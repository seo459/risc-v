==> flow/design.v <==
module PE #(
    parameter DATA_WIDTH = 32
) (
    input clk,
    input reset,
    input wire [DATA_WIDTH-1 :0] weight_north,  
    input wire [DATA_WIDTH-1 :0] activation_west,
    output wire [DATA_WIDTH-1 :0] weight_south,  
    output wire [DATA_WIDTH-1 :0] activation_east,
    output wire [DATA_WIDTH-1 :0] result
);
    reg [DATA_WIDTH-1 :0] r_result;
    reg [DATA_WIDTH-1 :0] r_next_result;
    reg [DATA_WIDTH-1 :0] r_weight;
    reg [DATA_WIDTH-1 :0] r_activation;
    assign result          = r_result;
    assign weight_south    = r_weight;
    assign activation_east = r_activation; 
    always @(*) begin
        r_next_result <= r_result + (weight_north * activation_west);
    end
    always @(posedge clk or posedge reset) begin
       if(reset) begin
            r_result     <= 0;
            r_weight     <= 0;
            r_activation <= 0;
       end
       else begin
            r_result     <= r_next_result;
            r_weight     <= weight_north;
            r_activation <= activation_west;
       end
    end
endmodule
* From RTL to reports: PE
The steps from the RTL of PE to its reports follow in flow order.
Lines are those of the file above, counted from 1.
Operators carry their Yosys type and port widths (W data, S select, Z words).
The mark - stands for no value.
- Design top :: PE
- Clock port :: clk
- Library :: sky130hd
- Library corner :: tt_025C_1v80

* After elaboration
Counts by Yosys on the flattened word-level netlist (proc, flatten, opt, wreduce; memories kept). Register bits leave out memories and registers merged into their read ports (data or address); mux counts leave out enables and synchronous resets folded into registers. Print and check cells are left out. Cells with the same type and inputs are merged into one.
- Flip-flop bits (word level) :: 96
- Latch bits :: 0
- Bits in writable memories :: 0
- ROM bits :: 0
- Clocked read ports x word width :: 0
- Memories kept :: 0
- Input port bits :: 66
- Output and inout port bits :: 96
- Cells after elaboration :: 5
- $add $sub $neg :: 1
- Multipliers :: 1
- Divide/modulo/power cells :: 0
- $lt $le $gt $ge :: 0
- Equality and inequality tests :: 0
- Shift operators :: 0
- Muxes and demuxes :: 0
- Bitwise operators :: 0
- Reduce/logical cells :: 0
** Operators by type and width (count)
- $mul A32 B32 Y32 :: 1
- $add A32 B32 Y32 :: 1

* Longest topological paths
Longest topological path by Yosys (ltp), each cell counted once; first at word level (registers and memories cut), then after technology mapping (sequential cells cut; the memories' decode and read muxes count).
- Depth after elaboration :: 2
- ABC_AREA :: 0
- Mapped depth :: 28
- Depth with buffers taken out :: 26

* Netlist
The flow's flattened synthesis, as Yosys stat reports it; memories are mapped. The netlist is that of the ABC_AREA named above (0 if unset); the other value can give another one.
** Cells by type
- sky130_fd_sc_hd__fa_1 :: count 438, total area 8768.41 um^2
- sky130_fd_sc_hd__dfrtp_1 :: count 96, total area 2.4E+03 um^2
- sky130_fd_sc_hd__and2_1 :: count 365, total area 2283.44 um^2
- sky130_fd_sc_hd__inv_1 :: count 489, total area 1835.51 um^2
- sky130_fd_sc_hd__ha_1 :: count 124, total area 1.55E+03 um^2
- sky130_fd_sc_hd__nand2_1 :: count 175, total area 656.88 um^2
- sky130_fd_sc_hd__xnor2_1 :: count 67, total area 586.813 um^2
- sky130_fd_sc_hd__clkbuf_1 :: count 82, total area 307.795 um^2
- sky130_fd_sc_hd__xor2_1 :: count 20, total area 175.168 um^2
- sky130_fd_sc_hd__a21oi_1 :: count 22, total area 110.106 um^2
- sky130_fd_sc_hd__a21o_1 :: count 13, total area 97.594 um^2
- sky130_fd_sc_hd__o21ai_0 :: count 13, total area 65.062 um^2
- sky130_fd_sc_hd__nor2_1 :: count 10, total area 37.536 um^2
- sky130_fd_sc_hd__o21a_1 :: count 5, total area 37.536 um^2
- sky130_fd_sc_hd__o21bai_1 :: count 4, total area 30.029 um^2
- sky130_fd_sc_hd__a21oi_2 :: count 2, total area 17.517 um^2
- sky130_fd_sc_hd__o31a_1 :: count 2, total area 17.517 um^2
- sky130_fd_sc_hd__o311ai_2 :: count 1, total area 16.266 um^2
Other cell types: 22; their cells: 30.
- Standard cells after synthesis :: 1958
- Mapped area :: 19203.4 um^2
- Sequential area :: 2402.3 um^2
- Flip-flop cells :: 96
- Buffer cells :: 82

* Timing after synthesis
OpenSTA on the mapped netlist: ideal clock, no wires. The path of least setup slack (recovery checks aside). Input and output delay are each 20% of the period. Register names are those of the netlist, which keeps one name where synthesis merged equal registers.
- Path type :: input port to flip-flop
- Start point :: in activation_west[3]
- End point :: reg r_result[28]
- Clock period :: 9.55 ns
- External input delay :: 1.910 ns
- Library setup time :: 0.101 ns
- Time at the first pin :: 1.910 ns
- Arrival :: 8.438 ns
- Data required time :: 9.449 ns
- Path slack :: 1.012 ns
- Path delay :: 6.629 ns
- Stages :: 24
- Path buffers :: 2
- Synthesis period reached :: 8.538 ns
"path delay" = arrival - input delay + setup time.
"stages": output pins that drive a net of the path, with the launching flip-flop's if there is one; two outputs of one cell count as two.
"synthesis period reached" is the clock period less the worst setup slack; recovery checks do not enter. This is arithmetic on one report: input and output delays are still those of the set period (20% each).
Between the ends stands the longest chain of elaborated cells between them, by number of cells; it is not shown to be the way that was timed. Of several equally long chains one is given.
A line is the first line of the expression or statement that the cell stems from. Yosys adds cells for indexed reads and writes and turns some case tables into memories.
- Cells stage by stage :: sky130_fd_sc_hd__clkbuf_1 -> sky130_fd_sc_hd__clkbuf_1 -> sky130_fd_sc_hd__and2_1 -> sky130_fd_sc_hd__fa_1 -> sky130_fd_sc_hd__fa_1 -> sky130_fd_sc_hd__fa_1 -> sky130_fd_sc_hd__inv_1 -> sky130_fd_sc_hd__fa_1 -> sky130_fd_sc_hd__inv_1 -> sky130_fd_sc_hd__fa_1 -> sky130_fd_sc_hd__inv_1 -> sky130_fd_sc_hd__fa_1 -> sky130_fd_sc_hd__inv_1 -> sky130_fd_sc_hd__fa_1 -> sky130_fd_sc_hd__inv_1 -> sky130_fd_sc_hd__fa_1 -> sky130_fd_sc_hd__inv_1 -> sky130_fd_sc_hd__ha_1 -> sky130_fd_sc_hd__nand3_1 -> sky130_fd_sc_hd__or4_1 -> sky130_fd_sc_hd__o22ai_1 -> sky130_fd_sc_hd__a21oi_2 -> sky130_fd_sc_hd__or2_4 -> sky130_fd_sc_hd__o311ai_2
- Length of the longest elaborated chain :: 2
- Elaborated cells between the ends (all ways) :: 2
- Source lines of those cells :: 1
- Those cells by class :: add/sub (1); mul (1)
** Ends and longest elaborated chain, after synthesis
- start: declaration :: line 7 : input wire [DATA_WIDTH-1 :0] activation_west,
- $mul A32 B32 Y32 :: line 20 : r_next_result <= r_result + (weight_north * activation_west);
- $add A32 B32 Y32 :: line 20
- end: assignment :: line 24 : r_result     <= 0;
- end: assignment :: line 29 : r_result     <= r_next_result;
- end: declaration :: line 12 : reg [DATA_WIDTH-1 :0] r_result;

* Timing after layout
Path of least setup slack in the final report of record 1 (OpenROAD, finished layout, wires in). Where an end is a register, its clock arrival counts in the times.
- Path type :: input port to flip-flop
- Start point :: in weight_north[13]
- End point :: reg r_result[27]
- Clock period :: 9.03 ns
- External input delay :: 1.81 ns
- Library setup time :: 0.10 ns
- Time at the first pin :: 1.81 ns
- Arrival :: 8.33 ns
- Data required time :: 9.31 ns
- Path slack :: 0.97 ns
- Stages :: 24
- Path buffers :: 5
Between the ends stands the longest chain of elaborated cells between them, by number of cells; it is not shown to be the way that was timed. Of several equally long chains one is given.
- Cells stage by stage :: sky130_fd_sc_hd__clkbuf_4 -> sky130_fd_sc_hd__buf_4 -> sky130_fd_sc_hd__buf_6 -> sky130_fd_sc_hd__and2_1 -> sky130_fd_sc_hd__fa_1 -> sky130_fd_sc_hd__inv_1 -> sky130_fd_sc_hd__fa_1 -> sky130_fd_sc_hd__fa_1 -> sky130_fd_sc_hd__fa_1 -> sky130_fd_sc_hd__fa_1 -> sky130_fd_sc_hd__inv_1 -> sky130_fd_sc_hd__fa_1 -> sky130_fd_sc_hd__fa_1 -> sky130_fd_sc_hd__inv_1 -> sky130_fd_sc_hd__fa_1 -> sky130_fd_sc_hd__inv_1 -> sky130_fd_sc_hd__ha_4 -> sky130_fd_sc_hd__nand4_1 -> sky130_fd_sc_hd__o21a_1 -> sky130_fd_sc_hd__o31a_1 -> sky130_fd_sc_hd__buf_4 -> sky130_fd_sc_hd__buf_6 -> sky130_fd_sc_hd__o21ai_4 -> sky130_fd_sc_hd__xor2_2
- Length of the longest elaborated chain :: 2
- Elaborated cells between the ends (all ways) :: 2
- Source lines of those cells :: 1
- Those cells by class :: add/sub (1); mul (1)
** Ends and longest elaborated chain, after layout
- start: declaration :: line 6 : input wire [DATA_WIDTH-1 :0] weight_north,
- $mul A32 B32 Y32 :: line 20 : r_next_result <= r_result + (weight_north * activation_west);
- $add A32 B32 Y32 :: line 20
- end: assignment :: line 24 : r_result     <= 0;
- end: assignment :: line 29 : r_result     <= r_next_result;
- end: declaration :: line 12 : reg [DATA_WIDTH-1 :0] r_result;

FLOW RESULTS
============

PE through Yosys and OpenROAD on sky130hd: 2 stored runs, unordered, with their settings and measured results. The constraints put input and output delay at 20% of the set period each and load the outputs with 0.01 pF.
By "reached clock period" is meant the clock period of the run minus its worst setup slack. This is arithmetic on one report: input and output delays are still those of the set period (20% each).
"critical path time" is the time allowed to the run's worst setup path (the clock period less input and output delay, where it has them) less its slack. Clock arrival times count: a late capture clock shortens it, a late launch clock lengthens it.

** Record 1
- Settings :: period_ns=9.03; CORE_UTILIZATION=67; SETUP_SLACK_MARGIN=2.38; PLACE_DENSITY=0.7; CORE_ASPECT_RATIO=1.3; GPL_TIMING_DRIVEN=1; GPL_ROUTABILITY_DRIVEN=0; CTS_CLUSTER_SIZE=64; CAP_MARGIN=5; SLEW_MARGIN=5; CORE_MARGIN=2
- Critical path time :: 6.25 ns
- Worst setup path type :: input port to flip-flop
- Total negative slack on setup checks :: 0.000 ns
- Standard-cell area after routing :: 24370.9 um^2
- Lowest hold slack :: 0.511 ns
- Reached clock period :: 8.056 ns
- Area of the die :: 30044.1 um^2
- Utilization after layout :: 86.4 %
- Cell area after synthesis :: 19203.4 um^2
- Worst slack on setup checks :: 0.974 ns

** Record 2
- Settings :: period_ns=11.5; CORE_UTILIZATION=20; SETUP_SLACK_MARGIN=-0.68; PLACE_DENSITY_LB_ADDON=0.25; CELL_PAD_IN_SITES_GLOBAL_PLACEMENT=1; ABC_AREA=0; CTS_CLUSTER_SIZE=78; MIN_ROUTING_LAYER=met1; CAP_MARGIN=20; CORE_MARGIN=2; SLEW_MARGIN=20
- Cell area after synthesis :: 19203.4 um^2
- Critical path time :: 7.42 ns
- Worst setup path type :: input port to flip-flop
- Utilization after layout :: 23.9 %
- Reached clock period :: 9.723 ns
- Total negative slack on setup checks :: 0.000 ns
- Worst slack on setup checks :: 1.777 ns
- Standard-cell area after routing :: 22744.3 um^2
- Lowest hold slack :: 0.534 ns
- Area of the die :: 98511.2 um^2
