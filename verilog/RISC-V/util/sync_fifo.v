==> flow/design.v <==
`timescale 1ns / 1ps
module skid_buffer #
(
    parameter DATA_WIDTH = 32
)
(
    input  wire                   clk,
    input  wire                   rst,
    input  wire                   s_valid,
    output wire                   s_ready,
    input  wire [DATA_WIDTH-1:0]  s_data,
    output wire                   m_valid,
    input  wire                   m_ready,
    output wire [DATA_WIDTH-1:0]  m_data
);
   localparam PIPE  = 1'b0 ;  
   localparam SKID  = 1'b1 ;  
   reg                		state_reg                                     ;         
   reg [DATA_WIDTH-1 : 0] 	m_data_reg, m_data_temp_reg                 ;         
   reg                		m_valid_reg, m_valid_temp_reg, s_ready_reg    ;         
   wire                	   ready                                        ;         
   assign ready   = m_ready || ~m_valid ;
   assign s_ready = s_ready_reg         ;
   assign m_data  = m_data_reg          ;
   assign m_valid = m_valid_reg         ;
   always @(posedge clk) begin
      if (rst) begin
         state_reg           	 <= PIPE ;
         m_data_reg            <= 'd0  ;     
         m_data_temp_reg       <= 'd0  ;
         m_valid_reg           <= 1'b0 ;
         m_valid_temp_reg 		 <= 1'b0 ;
         s_ready_reg           <= 1'b0 ;
      end
      else begin
         case (state_reg)   
            PIPE : begin
               if (ready) begin
                  m_data_reg           <= s_data  	;  
                  m_valid_reg          <= s_valid 	;
                  s_ready_reg          <= 1'b1    	;
               state_reg			      <= PIPE		;
               end
               else begin
                  m_data_temp_reg      <= s_data  	;
                  m_valid_temp_reg 	   <= s_valid 	;
                  s_ready_reg          <= 1'b0    	;
                  state_reg           	<= SKID    	;
               end
            end
            SKID : begin
               if (ready) begin
                  m_data_reg  			<= m_data_temp_reg  ;
                  m_valid_reg 			<= m_valid_temp_reg ;               
                  s_ready_reg 			<= 1'b1             ;
                  state_reg 			   <= PIPE             ;               
               end
            end
         endcase
      end
   end
endmodule
`timescale 1ns / 1ps
module sync_fifo 
# (
	parameter	FIFO_IN_REG		= 1,
	parameter	FIFO_OUT_REG	= 0,
	parameter   FIFO_CMD_LENGTH = 32,
	parameter   FIFO_DEPTH      = 4,
	parameter   FIFO_LOG2_DEPTH = 2
)
(
	input           				clk,
	input           				reset,
	input           				s_valid,
	output         				 	s_ready,
	input   [FIFO_CMD_LENGTH-1:0] 	s_data,
	output          				m_valid,
	input           				m_ready,
	output  [FIFO_CMD_LENGTH-1:0] 	m_data
);
	wire 							w_s_valid;
	wire							w_s_ready;
	wire 	[FIFO_CMD_LENGTH-1:0] 	w_s_data;
	wire 							w_m_valid;
	wire							w_m_ready;
	wire 	[FIFO_CMD_LENGTH-1:0] 	w_m_data;
	wire o_empty;
	wire o_full;
	wire i_hs = w_s_valid & w_s_ready;
	wire o_hs = w_m_valid & w_m_ready;
	reg     [FIFO_LOG2_DEPTH-1:0] 	wptr, wptr_nxt;
	reg             				wptr_round, wptr_round_nxt;
	reg     [FIFO_LOG2_DEPTH-1:0] 	rptr, rptr_nxt;
	reg             				rptr_round, rptr_round_nxt;
	reg     [FIFO_CMD_LENGTH-1:0] 	cmd_fifo[FIFO_DEPTH-1:0];
	integer i;
	always @(posedge clk ) begin
		if (reset) begin
			wptr <= 0;
			wptr_round <= 0;
			for (i=0; i<FIFO_DEPTH; i=i+1)
				cmd_fifo[i] <= {(FIFO_CMD_LENGTH){1'b0}};
		end else if (i_hs) begin
			cmd_fifo[wptr] <= w_s_data;
			{wptr_round,wptr}<= {wptr_round_nxt,wptr_nxt};
		end
	end
	always @(*) begin
		if (wptr == (FIFO_DEPTH-1)) begin
			wptr_nxt = 0;
			wptr_round_nxt = ~wptr_round;
		end else begin
			wptr_nxt = wptr + 'd1;
			wptr_round_nxt = wptr_round;
		end
	end
	always @(posedge clk) begin
		if (reset) begin
			rptr <= 0;
			rptr_round <= 0;
		end else if (o_hs) begin
			{rptr_round,rptr} <= {rptr_round_nxt,rptr_nxt};
		end
	end
	assign w_m_data = cmd_fifo[rptr];
	always @(*) begin
		if (rptr == (FIFO_DEPTH-1)) begin
			rptr_nxt = 0;
			rptr_round_nxt = ~rptr_round;
		end else begin
			rptr_nxt = rptr + 'd1;
			rptr_round_nxt = rptr_round;
		end
	end
	assign o_empty  = (wptr_round==rptr_round) && (wptr==rptr);  
	assign o_full = (wptr_round!=rptr_round) && (wptr==rptr);
	assign w_s_ready = ~o_full;
	assign w_m_valid = ~o_empty;
	generate
		if(FIFO_IN_REG) begin
			skid_buffer #(
			.DATA_WIDTH(FIFO_CMD_LENGTH)
			) u_skid_buffer_in (
			.clk				(clk),
			.rst				(reset),
			.s_valid			(s_valid     	),
			.s_ready			(s_ready      	),
			.s_data				(s_data 		),
			.m_valid			(w_s_valid     	),
			.m_ready			(w_s_ready      ),
			.m_data				(w_s_data 		));
		end else begin
			assign w_s_valid 	= s_valid;
			assign s_ready 		= w_s_ready;
			assign w_s_data 	= s_data;
		end
	endgenerate
	generate
		if(FIFO_OUT_REG) begin
			skid_buffer #(
			.DATA_WIDTH(FIFO_CMD_LENGTH)
			) u_skid_buffer_out (
			.clk				(clk),
			.rst				(reset),
			.s_valid			(w_m_valid     	),
			.s_ready			(w_m_ready      ),
			.s_data				(w_m_data 		),
			.m_valid			(m_valid     	),
			.m_ready			(m_ready      	),
			.m_data				(m_data 		));
		end else begin
			assign m_valid 		= w_m_valid;
			assign w_m_ready 	= m_ready;
			assign m_data		= w_m_data;
		end
	endgenerate
endmodule
# --- Step by step through the tools: sync_fifo ---
# The steps from the RTL of sync_fifo to its reports follow in flow order.
# Line numbers count from 1 in the design file above.
# Library cell names are shortened.
design:
  top: "sync_fifo"
  clk_port: "clk"
  cell_library: "sky130hd"
  lib_corner: "tt_025C_1v80"

# --- Word-level counts ---
# Source: Yosys, flattened and elaborated, memories not mapped. Widths are those after wreduce. Print and check cells do not count. Equal cells are merged and count once.
# Yosys's memory passes give these memory sizes; they may raise the number of words (mostly to a power of two), join words into wider ones and drop unused or constant bits.
classes:
  n_addsub: 2
  eq_ne: 7
  mux: 24
  bitwise: 9
  n_reduce_logical: 8
op_table:
  columns: ["op", "count"]
  rows:
  - ["32-bit 2-to-1 mux", 5]
  - ["32-bit case mux with 2-bit select", 1]
  - ["32-bit OR reduction", 1]
  - ["2-bit 2-to-1 mux", 7]
  - ["1-bit 2-to-1 mux", 9]
  - ["2-bit AND reduction", 4]
  - ["1-bit inverter", 7]
  - ["2-bit by 1-bit adder with 2-bit output (second input constant)", 2]
  - ["2-bit equality test (second input constant)", 2]
  - ["1-bit case mux with 2-bit select", 2]
  - ["1-bit bitwise AND", 2]
  - ["1-bit logical AND", 2]
  - ["2-bit by 1-bit inequality test with 1-bit output (second input constant)", 1]
  - ["2-bit equality test", 1]
  - ["2-bit inequality test (second input constant)", 1]
  - ["1-bit equality test", 1]
  - ["1-bit inequality test", 1]
  - ["1-bit logical OR", 1]
word_totals:
  register_bits: 74
  ramBits: 128
  n_memories: 1
  input_bits: 36
  out_inout_bits: 34
  wordCells: 61
mem_list:
  columns: ["memory", "words", "word_bits", "line_no", "text"]
  rows:
  - ["cmd_fifo", 4, 32, 96, "reg [FIFO_CMD_LENGTH-1:0] cmd_fifo[FIFO_DEPTH-1:0];"]

# --- Logic depth ---
# Depth = most cells in a row (Yosys ltp): at word level without a register or memory, in the mapped netlist without a sequential cell, where the memories' decode and read muxes count.
depth:
  depth_word: 8
  abc_area: 0
  mapped_depth: 6
  ltp_nobuf: 4

# --- Netlist ---
# Source: synth_stat.txt of the flow (Yosys; design flattened, memories mapped). It holds for the ABC_AREA given above (unset counts as 0); a run with the other value may have another netlist.
mapped:
  mapped_cells: 719
  mapped_area_um2: 9280.2
  seqArea_um2: 5365.1
  ffs: 204
  buffers: 60
by_type:
  columns: ["type", "count", "area_total_um2"]
  rows:
  - ["edfxtp_1", 128, 3.84E+03]
  - ["dfxtp_1", 76, 1.52E+03]
  - ["and2_1", 128, 800.768]
  - ["mux4_2", 32, 720.691]
  - ["mux2_2", 33, 371.606]
  - ["mux2i_1", 33, 330.317]
  - ["a41oi_1", 33, 289.027]
  - ["nand2_1", 71, 266.506]
  - ["a211oi_1", 33, 247.738]
  - ["inv_1", 35, 131.376]
  - ["clkbuf_1", 28, 105.101]
  - ["buf_2", 14, 70.067]
  - ["buf_6", 6, 67.565]
  - ["nor4_4", 2, 42.541]
  - ["xnor2_2", 2, 32.531]
  - ["a311oi_2", 2, 30.029]
  - ["clkbuf_2", 6, 30.029]
  - ["o21ai_0", 6, 30.029]
# Other cell types: 26; their cells: 51.
# The figures by module come from a second, unflattened synthesis with its own total; it is not the netlist above.
hier_totals:
  hier_cells: 717
  hier_area_um2: 9223.8
# Each row is one instance without its submodules.
by_module:
  columns: ["mod", "instances", "cells", "area_um2", "seq_area_um2"]
  rows:
  - ["sync_fifo", 1, 416, 5898.2, 4003.8]
  - ["skid_buffer #(DATA_WIDTH=32)", 1, 301, 3325.7, 1361.3]

# --- Worst setup path after synthesis ---
# OpenSTA on the mapped netlist: ideal clock, no wires. The path of least setup slack (recovery checks aside). Input and output delay are each 20% of the period. Register names are those of the netlist, which keeps one name where synthesis merged equal registers.
synth_timing:
  path_type: "reg-to-reg"
  from: "register rptr[1]"
  to: "memory cmd_fifo[1][0]"
  clock_period_ns: 10.6
  setup_ns: 0.511
  launch_ns: 0.000
  arrival_time_ns: 4.479
  required_ns: 10.089
  path_slack_ns: 5.611
  delay_ns: 4.990
  path_stages: 5
  path_buffers: 1
  synth_period_reached_ns: 4.989
# "delay_ns" = arrival - input delay + setup time.
# "path_stages": output pins that drive a net of the path, with the launching flip-flop's if there is one; two outputs of one cell count as two.
# "synth_period_reached_ns" = period - worst setup slack (recovery checks aside). The figure is calculated, with input and output delays left at 20% of the set period.
# The rows between start and end are the longest chain of elaborated cells between them; the timing report does not say that the signal goes this way. Where chains are equally long, one stands for them.
# A line is the first line of the expression or statement that the cell stems from. Yosys adds cells for indexed reads and writes and turns some case tables into memories.
# Only ways into the end's enable, where the timed path ends, are counted here.
synth_via:
  cell_sequence: "dfxtp_1 -> buf_2 -> xor2_1 -> nor3_1 -> o41ai_1"
  elab_chain_cells: 8
  cone_cells: 11
  classes_between: "eq/ne: 1; mux: 6; logic: 2; reduce/logical: 2"
synth_rtl:
  columns: ["element", "line_no", "text"]
  rows:
  - ["start, declared", 94, "reg [FIFO_LOG2_DEPTH-1:0] rptr, rptr_nxt;"]
  - ["start, assigned", 120, "rptr <= 0;"]
  - ["2-bit equality test", 137, "assign o_full = (wptr_round!=rptr_round) && (wptr==rptr);"]
  - ["1-bit logical AND", 137, null]
  - ["1-bit inverter", 138, "assign w_s_ready = ~o_full;"]
  - ["1-bit bitwise AND", 90, "wire i_hs = w_s_valid & w_s_ready;"]
  - ["1-bit 2-to-1 mux", 104, "end else if (i_hs) begin"]
  - ["1-bit 2-to-1 mux", 99, "if (reset) begin"]
  - ["32-bit OR reduction", null, null]
  - ["2-bit 2-to-1 mux", null, null]
  - ["end, declared", 96, "reg [FIFO_CMD_LENGTH-1:0] cmd_fifo[FIFO_DEPTH-1:0];"]

# --- Path in the finished layout ---
# From the final timing report of run A: the path of least setup slack in the routed layout; clock arrival at registers is part of the times.
layout_timing:
  path_type: "reg-to-output"
  from: "register (name not given)"
  to: "output m_data[20]"
  clock_period_ns: 5.7
  output_delay_ns: 1.14
  launch_ns: 0.49
  arrival_time_ns: 2.66
  required_ns: 4.56
  path_slack_ns: 1.90
  path_stages: 5
  path_buffers: 3
layout_via:
  cell_sequence: "dfxtp_1 -> clkbuf_1 -> buf_2 -> mux4_2 -> clkdlybuf4s50_1"
layout_rtl:
  columns: ["element", "line_no", "text"]
  rows:
  - ["end, declared", 80, "output [FIFO_CMD_LENGTH-1:0] m_data"]
# Chain of elaborated cells between the ends: none given.

# Module sync_fifo, platform sky130hd: 2 stored runs of the flow (Yosys, OpenROAD) with differing settings, in no particular order. Input and output delays are each 20% of the period that was set; the output load is 0.01 pF.
# "achieved_clock_period_ns": clock period set for the run, less the worst setup slack. It is reckoned from that one timing run; input and output delays stay at 20% of the period that was set.
# "timing.worst_path_ns": the worst setup path's part of the clock period (all of it between registers, 20% less for each end at a port) less its slack. A launch clock that arrives late makes it longer, a capture clock that arrives late makes it shorter.
# By "design_power_uw" is meant OpenSTA's value without simulated activity: inputs other than the clock are taken to toggle once in ten clock periods, and the tool carries that through the logic.
runs:
  - name: "run A"
    settings:
      period_ns: 5.7
      CORE_UTILIZATION: 31
      SETUP_SLACK_MARGIN: 1.29
      PLACE_DENSITY_LB_ADDON: 0.27
      HOLD_SLACK_MARGIN: 0.25
      CORE_ASPECT_RATIO: 1.43
      CORE_MARGIN: 6
      CELL_PAD_IN_SITES_DETAIL_PLACEMENT: 1
      TNS_END_PERCENT: 85
      GPL_TIMING_DRIVEN: 0
      CTS_CLUSTER_DIAMETER: 324
      CAP_MARGIN: 35
      MIN_ROUTING_LAYER: "met1"
      SLEW_MARGIN: 20
    results:
      ys_area_um2: 9280.2
      final_die_area_um2: 34298.3
      cell_area_final_um2: 11385.9
      post_route_util_frac: 0.388
      final_setup_ws_ns: 1.905
      fin_tns_ns: 0.000
      hold_worst_slack_ns: 0.454
      design_power_uw: 3398
      achieved_clock_period_ns: 3.795
      timing.worst_path_ns: 2.66
      critical_path_type: "reg-to-output"
  - name: "run B"
    settings:
      period_ns: 5.96
      CORE_UTILIZATION: 52
      CAP_MARGIN: 20
      CORE_MARGIN: 2
      SLEW_MARGIN: 20
    results:
      ys_area_um2: 9280.2
      final_die_area_um2: 18931.0
      cell_area_final_um2: 10862.9
      post_route_util_frac: 0.626
      final_setup_ws_ns: 2.059
      fin_tns_ns: 0.000
      hold_worst_slack_ns: 0.455
      design_power_uw: 3238
      achieved_clock_period_ns: 3.901
      timing.worst_path_ns: 2.71
      critical_path_type: "reg-to-output"
